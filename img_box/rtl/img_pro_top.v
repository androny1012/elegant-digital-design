==> flow/design.v <==
module  img_pro_top(
    input                   clk         ,
    input                   rst_n       ,
    input                   vs_i        ,
    input                   hs_i        ,
    input                   de_i        ,
    input           [23:0]  data_i      ,
    output                  vs_o        ,
    output                  hs_o        ,
    output                  de_o        ,
    output          [23:0]  data_o
);
    img_rect  u_img_rect(
        .clk        (clk        ) ,
        .rst_n      (rst_n      ) ,
        .vs_i       (vs_i       ) ,
        .hs_i       (hs_i       ) ,
        .de_i       (de_i       ) ,
        .data_i     (data_i     ) ,
        .rect_color (24'hFF00FF ) ,
        .rect_x1    (11'd100    ) ,
        .rect_y1    (11'd100    ) ,
        .rect_x2    (11'd400    ) ,
        .rect_y2    (11'd400    ) ,
        .vs_o       (vs_o       ) ,
        .hs_o       (hs_o       ) ,
        .de_o       (de_o       ) ,
        .data_o     (data_o     )
    );
endmodule
module  img_rect(
    input                   clk         ,
    input                   rst_n       ,
    input                   vs_i        ,
    input                   hs_i        ,
    input                   de_i        ,
    input           [23:0]  data_i      ,
    input           [23:0]  rect_color  ,
    input           [10:0]  rect_x1     ,
    input           [10:0]  rect_y1     ,
    input           [10:0]  rect_x2     ,
    input           [10:0]  rect_y2     ,
    output                  vs_o        ,
    output                  hs_o        ,
    output                  de_o        ,
    output          [23:0]  data_o
);
    parameter   IMG_W           = 640;
    reg     [10:0]  row_cnt     ;
    reg     [10:0]  col_cnt     ;
    reg     [23:0]  data_o_reg  ;
    wire    [10:0]  rect_width  ;
    assign rect_width = 11'd5;
    reg     vs_reg;
    reg     hs_reg;
    reg     de_reg;
    always  @(posedge clk or negedge rst_n) begin
        if(!rst_n)
            col_cnt <= 'd0;
        else if(hs_i == 1'b1)
            col_cnt <= 'd0;
        else if(de_i == 1'b1)
            col_cnt <= col_cnt + 1'b1;
    end
    always  @(posedge clk or negedge rst_n) begin
        if(!rst_n)
            row_cnt <= 'd0;
        else if(vs_i == 1'b1)
            row_cnt <= 'd0;
        else if(col_cnt == (IMG_W - 1) && de_i == 1'b1)
            row_cnt <= row_cnt + 1'b1;
    end
    always  @(posedge clk or negedge rst_n) begin
        if(!rst_n)
            data_o_reg <= 12'h0;
        else if(col_cnt >= rect_x1 && col_cnt < rect_x1 + rect_width && row_cnt >= rect_y1 && row_cnt <= rect_y2)
            data_o_reg <= rect_color;
        else if(col_cnt >= rect_x2 && col_cnt < rect_x2 + rect_width && row_cnt >= rect_y1 && row_cnt < rect_y2 + rect_width)
            data_o_reg <= rect_color;
        else if(row_cnt >= rect_y1 && row_cnt < rect_y1 + rect_width && col_cnt >= rect_x1 && col_cnt <= rect_x2)
            data_o_reg <= rect_color;
        else if(row_cnt >= rect_y2 && row_cnt < rect_y2 + rect_width && col_cnt >= rect_x1 && col_cnt <= rect_x2)
            data_o_reg <= rect_color;
        else
            data_o_reg <= data_i;
    end
    always  @(posedge clk or negedge rst_n) begin
        if(!rst_n) begin
            vs_reg <= 1'b0;
            hs_reg <= 1'b0;
            de_reg <= 1'b0;        
        end else begin
            vs_reg <= vs_i;
            hs_reg <= hs_i;
            de_reg <= de_i; 
        end
    end
    assign vs_o = vs_reg;
    assign hs_o = hs_reg;
    assign de_o = de_reg;
    assign data_o = data_o_reg;
endmodule
-- Reports on img_pro_top
What the tools print for img_pro_top, step after step.
Lines are those of the file above, counted from 1.
Operators: Yosys type, input widths -> output width; for muxes data width and select width s.
Cell names lack the library's common part.
Not given: -
- top: img_pro_top
- clock port: clk
- standard-cell library: sky130hd
- library corner: tt_025C_1v80

-- After elaboration
Counts by Yosys on the flattened word-level netlist (proc, flatten, opt, wreduce; memories kept). Register bits leave out memories and registers merged into their read ports (data or address). Print and check cells are left out. Cells with the same type and inputs are merged into one.
- $add $sub $neg: 2
- multipliers at 0
- divide/modulo/power cells at 0
- noted $lt $le $gt $ge: 10
- eq/ne operators: 1
- shifts and indexed selects at 0
- muxes and demuxes: 8
- bitwise operators: 0
- noted reductions and logical operators: 15
- operators with widths (cell ; count):
    $mux 24 ; 4
    $mux 11 ; 4
    $add 11x1->11 const B ; 2
    $ge 11x7->1 const B ; 2
    $lt 11x7->1 const B ; 2
    $ge 11x9->1 const B ; 2
    $le 11x9->1 const B ; 2
    $lt 11x9->1 const B ; 2
    $logic_and 1x1->1 ; 13
    $eq 11x10->1 const B ; 1
    $reduce_bool 2->1 ; 2
- noted register bits: 49
- bits in latches: 0
- bits in writable memories at 0
- noted bits in read-only memories: 0
- noted word width x clocked read ports: 0
- noted memories kept: 0
- bits of input ports: 29
- noted output and inout bits: 27
- noted cells after elaboration: 42

-- Longest topological paths
Yosys ltp: most cells in a row. Word level: on the elaborated netlist, between registers, memories and ports. Mapped: between sequential cells and ports; inverters and the memories' decode and read muxes count.
- depth in word-level cells at 8
- ABC_AREA at 0
- mapped depth: 8
- gate-level depth less buffers: 6

-- After synthesis
Yosys stat after the flow's synthesis: flattened, memories mapped to cells. It holds for the ABC_AREA given above (unset counts as 0); a run with the other value may have another netlist.
- cells by type (cell type ; count ; total area (um^2)):
    dfrtp_1 ; 49 ; 1.23E+03
    xor2_1 ; 13 ; 113.859
    nor2_1 ; 27 ; 101.347
    nand2b_1 ; 16 ; 100.096
    xnor2_1 ; 7 ; 61.309
    and2_1 ; 9 ; 56.304
    ha_1 ; 4 ; 50.048
    nand4_1 ; 8 ; 50.048
    nand2_1 ; 8 ; 30.029
    nand3_1 ; 6 ; 30.029
    nor3_1 ; 6 ; 30.029
    inv_1 ; 7 ; 26.275
    o311ai_1 ; 3 ; 26.275
    buf_6 ; 2 ; 22.522
    nor4_4 ; 1 ; 21.27
    a211oi_4 ; 1 ; 20.019
    mux2i_1 ; 2 ; 20.019
    nor4_1 ; 3 ; 18.768
Other cell types: 21; their cells: 28.
- cells in the netlist: 200
- synthesis area at 0.0022296 mm^2
- sequential area: 0.0012262 mm^2
- mapped flip-flops: 49
- buffer cells: 8
The figures by module come from a second, unflattened synthesis with its own total; it is not the netlist above.
- noted cells (unflattened synthesis): 601
- area total of the unflattened synthesis: 0.00525 mm^2
Rows give one instance, submodules left out.
- modules (module ; instances ; cells ; area (mm^2) ; seq. area (mm^2)):
    img_rect ; 1 ; 599 ; 0.0052425 ; 0.0012262
    img_pro_top ; 1 ; 2 ; 0.0000075 ; 0

-- Worst setup path after synthesis
Path of least setup slack by OpenSTA after synthesis, without wires, with an ideal clock, recovery checks aside; 20% of the period is set as input and as output delay. Where synthesis merged equal registers, the netlist keeps one of their names.
- kind: reg2reg
- from: register u_img_rect.col_cnt[0]
- to: register u_img_rect.data_o_reg[16]
- noted period: 2.19 ns
- noted setup time: 0.122 ns
- noted launch time at the first pin: 0.000 ns
- arrival time at 1.805 ns
- required time: 2.068 ns
- noted setup slack: 0.263 ns
- noted delay of the path: 1.927 ns
- noted stages on the path: 9
- noted path buffers: 2
- synthesis period reached at 1.927 ns
"delay of the path" is the arrival time less input delay plus setup time.
"stages on the path" counts driving pins, that of a launching flip-flop among them; a cell with two outputs on the path counts twice.
"synthesis period reached" = period - worst setup slack (recovery checks aside). The figure is calculated, with input and output delays left at 20% of the set period.
The rows between start and end are the longest chain of elaborated cells between them; the timing report does not say that the signal goes this way. Where chains are equally long, one stands for them.
Each line given opens the expression or statement behind the cell; cells for indexed reads and writes are added by Yosys, which also makes memories of some case tables.
A register here has more assigning lines than the two given.
- cells stage by stage: dfrtp_1 -> clkbuf_1 -> inv_1 -> ha_1 -> a311oi_2 -> o22ai_1 -> a211oi_4 -> buf_2 -> nand2b_1
- noted cells in the longest elaborated chain: 7
- elaborated cells between the ends (all ways): 19
- those cells by class: compare (5); mux (4); reduce/logical (10)
- ends and longest elaborated chain, after synthesis (item ; line ; source):
    start: declaration ; 50 ; reg     [10:0]  col_cnt     ;
    start: assignment ; 59 ; col_cnt <= 'd0;
    start: assignment ; 63 ; col_cnt <= col_cnt + 1'b1;
    $ge 11x7->1 ; 82 ; else if(row_cnt >= rect_y2 && row_cnt < rect_y2 + rect_width && col_cnt >= rect_x1 && col_cnt <= rect_x2)
    $logic_and 1x1->1 (2 in a row) ; 82 ;
    $mux 24 ; 82 ;
    $mux 24 ; 80 ; else if(row_cnt >= rect_y1 && row_cnt < rect_y1 + rect_width && col_cnt >= rect_x1 && col_cnt <= rect_x2)
    $mux 24 ; 78 ; else if(col_cnt >= rect_x2 && col_cnt < rect_x2 + rect_width && row_cnt >= rect_y1 && row_cnt < rect_y2 + rect ...
    $mux 24 ; 76 ; else if(col_cnt >= rect_x1 && col_cnt < rect_x1 + rect_width && row_cnt >= rect_y1 && row_cnt <= rect_y2)
    end: assignment ; 77 ; data_o_reg <= rect_color;
    end: assignment ; 79 ; data_o_reg <= rect_color;
    end: declaration ; 51 ; reg     [23:0]  data_o_reg  ;

-- Path in the finished layout
From the final timing report of entry B: the path of least setup slack in the routed layout; clock arrival at registers is part of the times.
- kind: reg2reg
- from: register u_img_rect.col_cnt[0]
- to: register u_img_rect.data_o_reg[12]
- noted period: 2.15 ns
- noted setup time: 0.05 ns
- noted launch time at the first pin: 0.29 ns
- arrival time at 2.18 ns
- required time: 2.40 ns
- noted setup slack: 0.22 ns
- noted stages on the path: 8
- noted path buffers: 1
The rows between start and end are the longest chain of elaborated cells between them; the timing report does not say that the signal goes this way. Where chains are equally long, one stands for them.
A register here has more assigning lines than the two given.
- cells stage by stage: dfrtp_1 -> inv_1 -> ha_1 -> a311oi_2 -> o22ai_1 -> a211oi_4 -> buf_12 -> and2_1
- noted cells in the longest elaborated chain: 7
- elaborated cells between the ends (all ways): 19
- those cells by class: compare (5); mux (4); reduce/logical (10)
- ends and longest elaborated chain, post-layout (item ; line ; source):
    start: declaration ; 50 ; reg     [10:0]  col_cnt     ;
    start: assignment ; 59 ; col_cnt <= 'd0;
    start: assignment ; 63 ; col_cnt <= col_cnt + 1'b1;
    $ge 11x7->1 ; 82 ; else if(row_cnt >= rect_y2 && row_cnt < rect_y2 + rect_width && col_cnt >= rect_x1 && col_cnt <= rect_x2)
    $logic_and 1x1->1 (2 in a row) ; 82 ;
    $mux 24 ; 82 ;
    $mux 24 ; 80 ; else if(row_cnt >= rect_y1 && row_cnt < rect_y1 + rect_width && col_cnt >= rect_x1 && col_cnt <= rect_x2)
    $mux 24 ; 78 ; else if(col_cnt >= rect_x2 && col_cnt < rect_x2 + rect_width && row_cnt >= rect_y1 && row_cnt < rect_y2 + rect ...
    $mux 24 ; 76 ; else if(col_cnt >= rect_x1 && col_cnt < rect_x1 + rect_width && row_cnt >= rect_y1 && row_cnt <= rect_y2)
    end: assignment ; 77 ; data_o_reg <= rect_color;
    end: assignment ; 79 ; data_o_reg <= rect_color;
    end: declaration ; 51 ; reg     [23:0]  data_o_reg  ;

## Implementation results

Measured results for img_pro_top: 2 stored runs of the Yosys and OpenROAD flow on sky130hd. The settings differ; the order carries no meaning. The constraints put input and output delay at 20% of the set period each and load the outputs with 0.01 pF.
"period achieved" is the run's clock period less its worst setup slack. It is reckoned from that one timing run; input and output delays stay at 20% of the period that was set.
"time of the worst setup path" is the time allowed to the run's worst setup path (the clock period less input and output delay, where it has them) less its slack. Clock arrival times count: a late capture clock shortens it, a late launch clock lengthens it.
"total design power" rests on the timing tool's default activity at the inputs, not on a simulated workload.

Entry A

==> flow/run.sh <==
#!/bin/bash
# the make line also repeats the synthesis and layout settings of config.mk as NAME=value (left out here)
make -C /OpenROAD-flow-scripts/flow DESIGN_CONFIG=/design/flow/config.mk WORK_HOME=/design/flow/orfs CLKGATE_MAP_FILE= finish
==> flow/config.mk <==
export PLATFORM = sky130hd
export DESIGN_NAME = img_pro_top
export DESIGN_NICKNAME = img_pro_top
export VERILOG_FILES = /design/flow/design.v
export SDC_FILE = /design/flow/constraint.sdc
export NUM_CORES = 4
export LEC_CHECK = 0
export CAP_MARGIN = 20
export CELL_PAD_IN_SITES_GLOBAL_PLACEMENT = 3
export CORE_ASPECT_RATIO = 1.89
export CORE_MARGIN = 8
export CORE_UTILIZATION = 60
export GPL_ROUTABILITY_DRIVEN = 0
export MIN_ROUTING_LAYER = met2
export PLACE_DENSITY = 0.42
export SETUP_SLACK_MARGIN = 0.68
export SLEW_MARGIN = 20
export TNS_END_PERCENT = 80
==> flow/constraint.sdc <==
create_clock -name core_clock -period 3.85 [get_ports {clk}]
set_input_delay 0.7700 -clock core_clock [delete_from_list [all_inputs] [get_ports {clk}]]
set_output_delay 0.7700 -clock core_clock [all_outputs]
set_load 0.01 [all_outputs]

Entry A: no final report: placement broke off with GPL-0301.

Entry B

==> flow/run.sh <==
#!/bin/bash
# the make line also repeats the synthesis and layout settings of config.mk as NAME=value (left out here)
make -C /OpenROAD-flow-scripts/flow DESIGN_CONFIG=/design/flow/config.mk WORK_HOME=/design/flow/orfs CLKGATE_MAP_FILE= finish
==> flow/config.mk <==
export PLATFORM = sky130hd
export DESIGN_NAME = img_pro_top
export DESIGN_NICKNAME = img_pro_top
export VERILOG_FILES = /design/flow/design.v
export SDC_FILE = /design/flow/constraint.sdc
export NUM_CORES = 4
export LEC_CHECK = 0
export CAP_MARGIN = 20
export CORE_MARGIN = 2
export CORE_UTILIZATION = 26
export SLEW_MARGIN = 20
==> flow/constraint.sdc <==
create_clock -name core_clock -period 2.15 [get_ports {clk}]
set_input_delay 0.4300 -clock core_clock [delete_from_list [all_inputs] [get_ports {clk}]]
set_output_delay 0.4300 -clock core_clock [all_outputs]
set_load 0.01 [all_outputs]

Measured in entry B:
- noted the utilization in the final report: 36.1 %
- final setup TNS at 0.000 ns
- total design power: 1.683 mW
- chip area after synthesis (Yosys): 0.0022296 mm^2
- area of the die: 0.0093325 mm^2
- noted the standard-cell area after layout: 0.0029841 mm^2
- noted the setup slack of the worst path: 0.218 ns
- time of the worst setup path: 1.93 ns
- critical path kind: reg2reg
- period achieved at 1.932 ns
