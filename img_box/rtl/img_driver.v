==> flow/design.v <==
module img_driver(
    input       clk,
    input       rst_n,
    output      vs_o,
    output      hs_o,
    output      de_o
);
    parameter   H_SYNC          = 10'd96    ,
                H_BACK_PORCH    = 10'd48    ,
                H_VALID         = 10'd640   ,
                H_FRONT_PORCH   = 10'd16    ,
                H_TOTAL         = 10'd800   ;
    parameter   V_SYNC          = 10'd2     ,
                V_BACK_PORCH    = 10'd33    ,
                V_VALID         = 10'd480   ,
                V_FRONT_PORCH   = 10'd10    ,
                V_TOTAL         = 10'd525   ;
    reg     [9:0]       h_cnt;
    reg     [9:0]       v_cnt;
    always  @(posedge clk or negedge rst_n) begin
        if(!rst_n)
            h_cnt <= 'b0;
        else if (h_cnt == H_TOTAL-1)
            h_cnt <= 'b0;
        else
            h_cnt <= h_cnt + 1;
    end
    always  @(posedge clk or negedge rst_n) begin
        if(!rst_n)
            v_cnt <= 'b0;
        else if (h_cnt == H_TOTAL-1)
        begin
            if (v_cnt == V_TOTAL - 1)
                v_cnt <= 'b0;
            else
                v_cnt <= v_cnt + 1;
        end
    end
    assign hs_o = (h_cnt <= H_SYNC - 1) ? 1'b1 : 1'b0;
    assign vs_o = (v_cnt <= V_SYNC - 1) ? 1'b1 : 1'b0;
    assign de_o =  ((h_cnt >= H_SYNC + H_BACK_PORCH) &&
                    (h_cnt <  H_SYNC + H_BACK_PORCH + H_VALID) &&
                    (v_cnt >= V_SYNC + V_BACK_PORCH) &&
                    (v_cnt <  V_SYNC + V_BACK_PORCH + V_VALID)) ? 1'b1 : 1'b0;
endmodule
Tool chain data of img_driver
What the tools print for img_driver, step after step.
Line numbers count from 1 in the design file above.
Operators carry their Yosys type and port widths (W data, S select, Z words).
Library cell names are shortened.
A cell with n/a has no value.
- design top: img_driver
- clock input: clk
- library: sky130hd
- timing corner: tt_025C_1v80

Word level
Yosys after proc, flatten, opt, wreduce and memory -nomap, before mapping. Enables and synchronous resets that opt folds into registers are not counted as muxes. Memory bits, and registers merged into a memory's read port (data or address), are not among the register bits. Print and check cells are not counted. Equal cells are merged and count once.
- noted add/sub/neg operators: 2
- reductions and logical operators at 3
- multiplexer cells: 5
- $lt $le $gt $ge at 6
- noted equal/unequal tests: 2
- operators by type and width (cell ; number):
    $add A10 B1 Y10 const B ; 2
    $lt A10 B10 Y1 const B ; 2
    $eq A10 B10 Y1 const B ; 2
    $mux W10 ; 2
    $le A10 B1 Y1 const B ; 1
    $ge A10 B6 Y1 const B ; 1
    $le A10 B7 Y1 const B ; 1
    $ge A10 B8 Y1 const B ; 1
    $logic_and A1 B1 Y1 ; 3
    $mux W1 ; 3
- cells after elaboration: 20
- input bits at 2
- output and inout bits at 3
- register bits after elaboration at 20

Depth
Longest topological path by Yosys (ltp), each cell counted once; first at word level (registers and memories cut), then after technology mapping (sequential cells cut; the memories' decode and read muxes count).
- noted depth in word-level cells: 5
- ABC_AREA: 1
- noted depth in mapped cells: 8
- gate-level depth less buffers: 8

After synthesis
The flow's flattened synthesis, as Yosys stat reports it; memories are mapped. The netlist is that of the ABC_AREA named above (0 if unset); the other value can give another one.
- cells by type (type ; number ; total area (sq um)):
    dfrtp_1 ; 20 ; 500.48
    nand2_1 ; 42 ; 157.651
    inv_1 ; 30 ; 112.608
    nor2_1 ; 24 ; 90.086
    xor2_1 ; 10 ; 87.584
    ha_1 ; 6 ; 75.072
    nand3_1 ; 15 ; 75.072
    nor3_1 ; 5 ; 25.024
    o21ai_0 ; 5 ; 25.024
    nor2_4 ; 2 ; 22.522
    nand3_2 ; 2 ; 20.019
    nand4_1 ; 3 ; 18.768
    nand2_2 ; 2 ; 12.512
    buf_6 ; 1 ; 11.261
    a21oi_1 ; 2 ; 10.01
    o2111ai_1 ; 1 ; 8.758
    o21ai_2 ; 1 ; 8.758
    o211ai_1 ; 1 ; 7.507
Other cell types: 6; their cells: 6.
- buffers: 2
- noted standard cells after synthesis: 178
- sequential part of the area: 0.0005005 sq mm
- noted mapped flip-flops: 20
- chip area (Yosys) at 0.0013012 sq mm

Timing after synthesis
OpenSTA on the mapped netlist: ideal clock, no wires. The path of least setup slack (recovery checks aside). Input and output delay are each 20% of the period. Register names are those of the netlist, which keeps one name where synthesis merged equal registers.
- path type: register to output
- start: reg v_cnt[5]
- end: out de_o
- data arrival time: 1.177 ns
- noted required time: 3.120 ns
- noted output delay: 0.780 ns
- noted setup slack: 1.943 ns
- stages at 9
- path delay: 1.177 ns
- clock period at 3.9 ns
- noted launch time at the first pin: 0.000 ns
- path buffers at 1
- synthesis period reached: 1.957 ns
"path delay" = arrival - input delay + setup time.
A path that ends at an output port has no setup time.
"stages" counts driving pins, that of a launching flip-flop among them; a cell with two outputs on the path counts twice.
"synthesis period reached" is the clock period less the worst setup slack; recovery checks do not enter. This is arithmetic on one report: input and output delays are still those of the set period (20% each).
The rows between start and end are the longest chain of elaborated cells between them; the timing report does not say that the signal goes this way. Where chains are equally long, one stands for them.
A line is the first line of the expression or statement that the cell stems from. Yosys adds cells for indexed reads and writes and turns some case tables into memories.
At most two assigning lines are given for a register; there are more.
- cells stage by stage: dfrtp_1 > buf_2 > inv_1 > nand2_1 > nor2_1 > nand2_1 > nand2_1 > nand2_1 > nor3_1
- length of the longest elaborated chain at 4
- elaborated cells on any way between the ends: 5
- RTL lines with such cells: 3
- those cells by class: compare (2); mux (1); reduce/logical (2)
- RTL lines, path after synthesis (what ; line ; RTL):
    start, declared ; 19 ; reg     [9:0]       v_cnt;
    start, assigned ; 30 ; v_cnt <= 'b0;
    start, assigned ; 36 ; v_cnt <= v_cnt + 1;
    $ge A10 B6 Y1 ; 43 ; (v_cnt >= V_SYNC + V_BACK_PORCH) &&
    $logic_and A1 B1 Y1 x2 ; 41 ; assign de_o =  ((h_cnt >= H_SYNC + H_BACK_PORCH) &&
    $mux W1 ; 41 ;
    end, declared ; 6 ; output      de_o

Timing after layout
From the final timing report of record 1: the path of least setup slack in the routed layout; clock arrival at registers is part of the times.
- path type: register to output
- start: reg v_cnt[6]
- end: out de_o
- noted required time: 1.80 ns
- stages at 9
- path buffers at 1
- data arrival time: 1.70 ns
- clock period at 2.25 ns
- noted setup slack: 0.10 ns
- noted launch time at the first pin: 0.27 ns
- noted output delay: 0.45 ns
The rows between start and end are the longest chain of elaborated cells between them; the timing report does not say that the signal goes this way. Where chains are equally long, one stands for them.
At most two assigning lines are given for a register; there are more.
- cells stage by stage: dfrtp_1 > inv_1 > nand2_1 > nor2_2 > nand2_1 > nand2_1 > nand2_1 > nor3_1 > dlygate4sd2_1
- length of the longest elaborated chain at 4
- elaborated cells on any way between the ends: 5
- RTL lines with such cells: 3
- those cells by class: compare (2); mux (1); reduce/logical (2)
- RTL lines, path post-layout (what ; line ; RTL):
    start, declared ; 19 ; reg     [9:0]       v_cnt;
    start, assigned ; 30 ; v_cnt <= 'b0;
    start, assigned ; 36 ; v_cnt <= v_cnt + 1;
    $ge A10 B6 Y1 ; 43 ; (v_cnt >= V_SYNC + V_BACK_PORCH) &&
    $logic_and A1 B1 Y1 x2 ; 41 ; assign de_o =  ((h_cnt >= H_SYNC + H_BACK_PORCH) &&
    $mux W1 ; 41 ;
    end, declared ; 6 ; output      de_o

Stored flow runs of img_driver (2 of them; Yosys, OpenROAD, sky130hd). They differ in their settings and are not a sequence. Constraints: input delay and output delay 20% of the set period each, output load 0.01 pF.
By "achieved period" is meant the clock period of the run minus its worst setup slack. This is arithmetic on one report: input and output delays are still those of the set period (20% each).
"worst setup path time": the worst setup path's part of the clock period (all of it between registers, 20% less for each end at a port) less its slack. A launch clock that arrives late makes it longer, a capture clock that arrives late makes it shorter.
"overall power" rests on the timing tool's default activity at the inputs, not on a simulated workload.

Record 1

==> flow/run.sh <==
#!/bin/bash
# the make line also repeats the synthesis and layout settings of config.mk as NAME=value (left out here)
make -C /OpenROAD-flow-scripts/flow DESIGN_CONFIG=/design/flow/config.mk WORK_HOME=/design/flow/orfs CLKGATE_MAP_FILE= finish
==> flow/config.mk <==
export PLATFORM = sky130hd
export DESIGN_NAME = img_driver
export DESIGN_NICKNAME = img_driver
export VERILOG_FILES = /design/flow/design.v
export SDC_FILE = /design/flow/constraint.sdc
export NUM_CORES = 4
export LEC_CHECK = 0
export ABC_AREA = 1
export CAP_MARGIN = 20
export CELL_PAD_IN_SITES_DETAIL_PLACEMENT = 2
export CELL_PAD_IN_SITES_GLOBAL_PLACEMENT = 1
export CORE_MARGIN = 9
export CORE_UTILIZATION = 17
export CTS_CLUSTER_DIAMETER = 344
export CTS_CLUSTER_SIZE = 69
export GPL_ROUTABILITY_DRIVEN = 0
export PLACE_DENSITY_LB_ADDON = 0.17
export SETUP_SLACK_MARGIN = -0.18
export SLEW_MARGIN = 20
export TNS_END_PERCENT = 95
==> flow/constraint.sdc <==
create_clock -name core_clock -period 2.25 [get_ports {clk}]
set_input_delay 0.4500 -clock core_clock [delete_from_list [all_inputs] [get_ports {clk}]]
set_output_delay 0.4500 -clock core_clock [all_outputs]
set_load 0.01 [all_outputs]

Measured in record 1:
- worst setup path time: 1.70 ns
- worst setup path type: register to output
- overall power: 0.7497 mW
- noted the achieved period: 2.151 ns
- noted the worst setup slack after layout: 0.099 ns
- Yosys chip area after synthesis at 0.0013012 sq mm
- utilization of the finished layout: 0.215
- final setup TNS at 0.000 ns
- std-cell area (final layout): 0.0015765 sq mm
- area of the die at 0.0111281 sq mm

Record 2

==> flow/run.sh <==
#!/bin/bash
# the make line also repeats the synthesis and layout settings of config.mk as NAME=value (left out here)
make -C /OpenROAD-flow-scripts/flow DESIGN_CONFIG=/design/flow/config.mk WORK_HOME=/design/flow/orfs CLKGATE_MAP_FILE= finish
==> flow/config.mk <==
export PLATFORM = sky130hd
export DESIGN_NAME = img_driver
export DESIGN_NICKNAME = img_driver
export VERILOG_FILES = /design/flow/design.v
export SDC_FILE = /design/flow/constraint.sdc
export NUM_CORES = 4
export LEC_CHECK = 0
export ABC_AREA = 0
export CAP_MARGIN = 40
export CELL_PAD_IN_SITES_DETAIL_PLACEMENT = 0
export CORE_MARGIN = 9
export CORE_UTILIZATION = 63
export GPL_ROUTABILITY_DRIVEN = 0
export PLACE_DENSITY_LB_ADDON = 0.26
export SLEW_MARGIN = 20
==> flow/constraint.sdc <==
create_clock -name core_clock -period 1.88 [get_ports {clk}]
set_input_delay 0.3760 -clock core_clock [delete_from_list [all_inputs] [get_ports {clk}]]
set_output_delay 0.3760 -clock core_clock [all_outputs]
set_load 0.01 [all_outputs]

Measured in record 2:
- worst setup path time: 1.76 ns
- worst setup path type: register to output
- overall power: 0.8069 mW
- noted the achieved period: 2.131 ns
- noted the worst setup slack after layout: -0.251 ns
- Yosys chip area after synthesis at 0.0011924 sq mm
- utilization of the finished layout: 0.871
- final setup TNS at -0.282 ns
- std-cell area (final layout): 0.0015365 sq mm
- area of the die at 0.0037829 sq mm
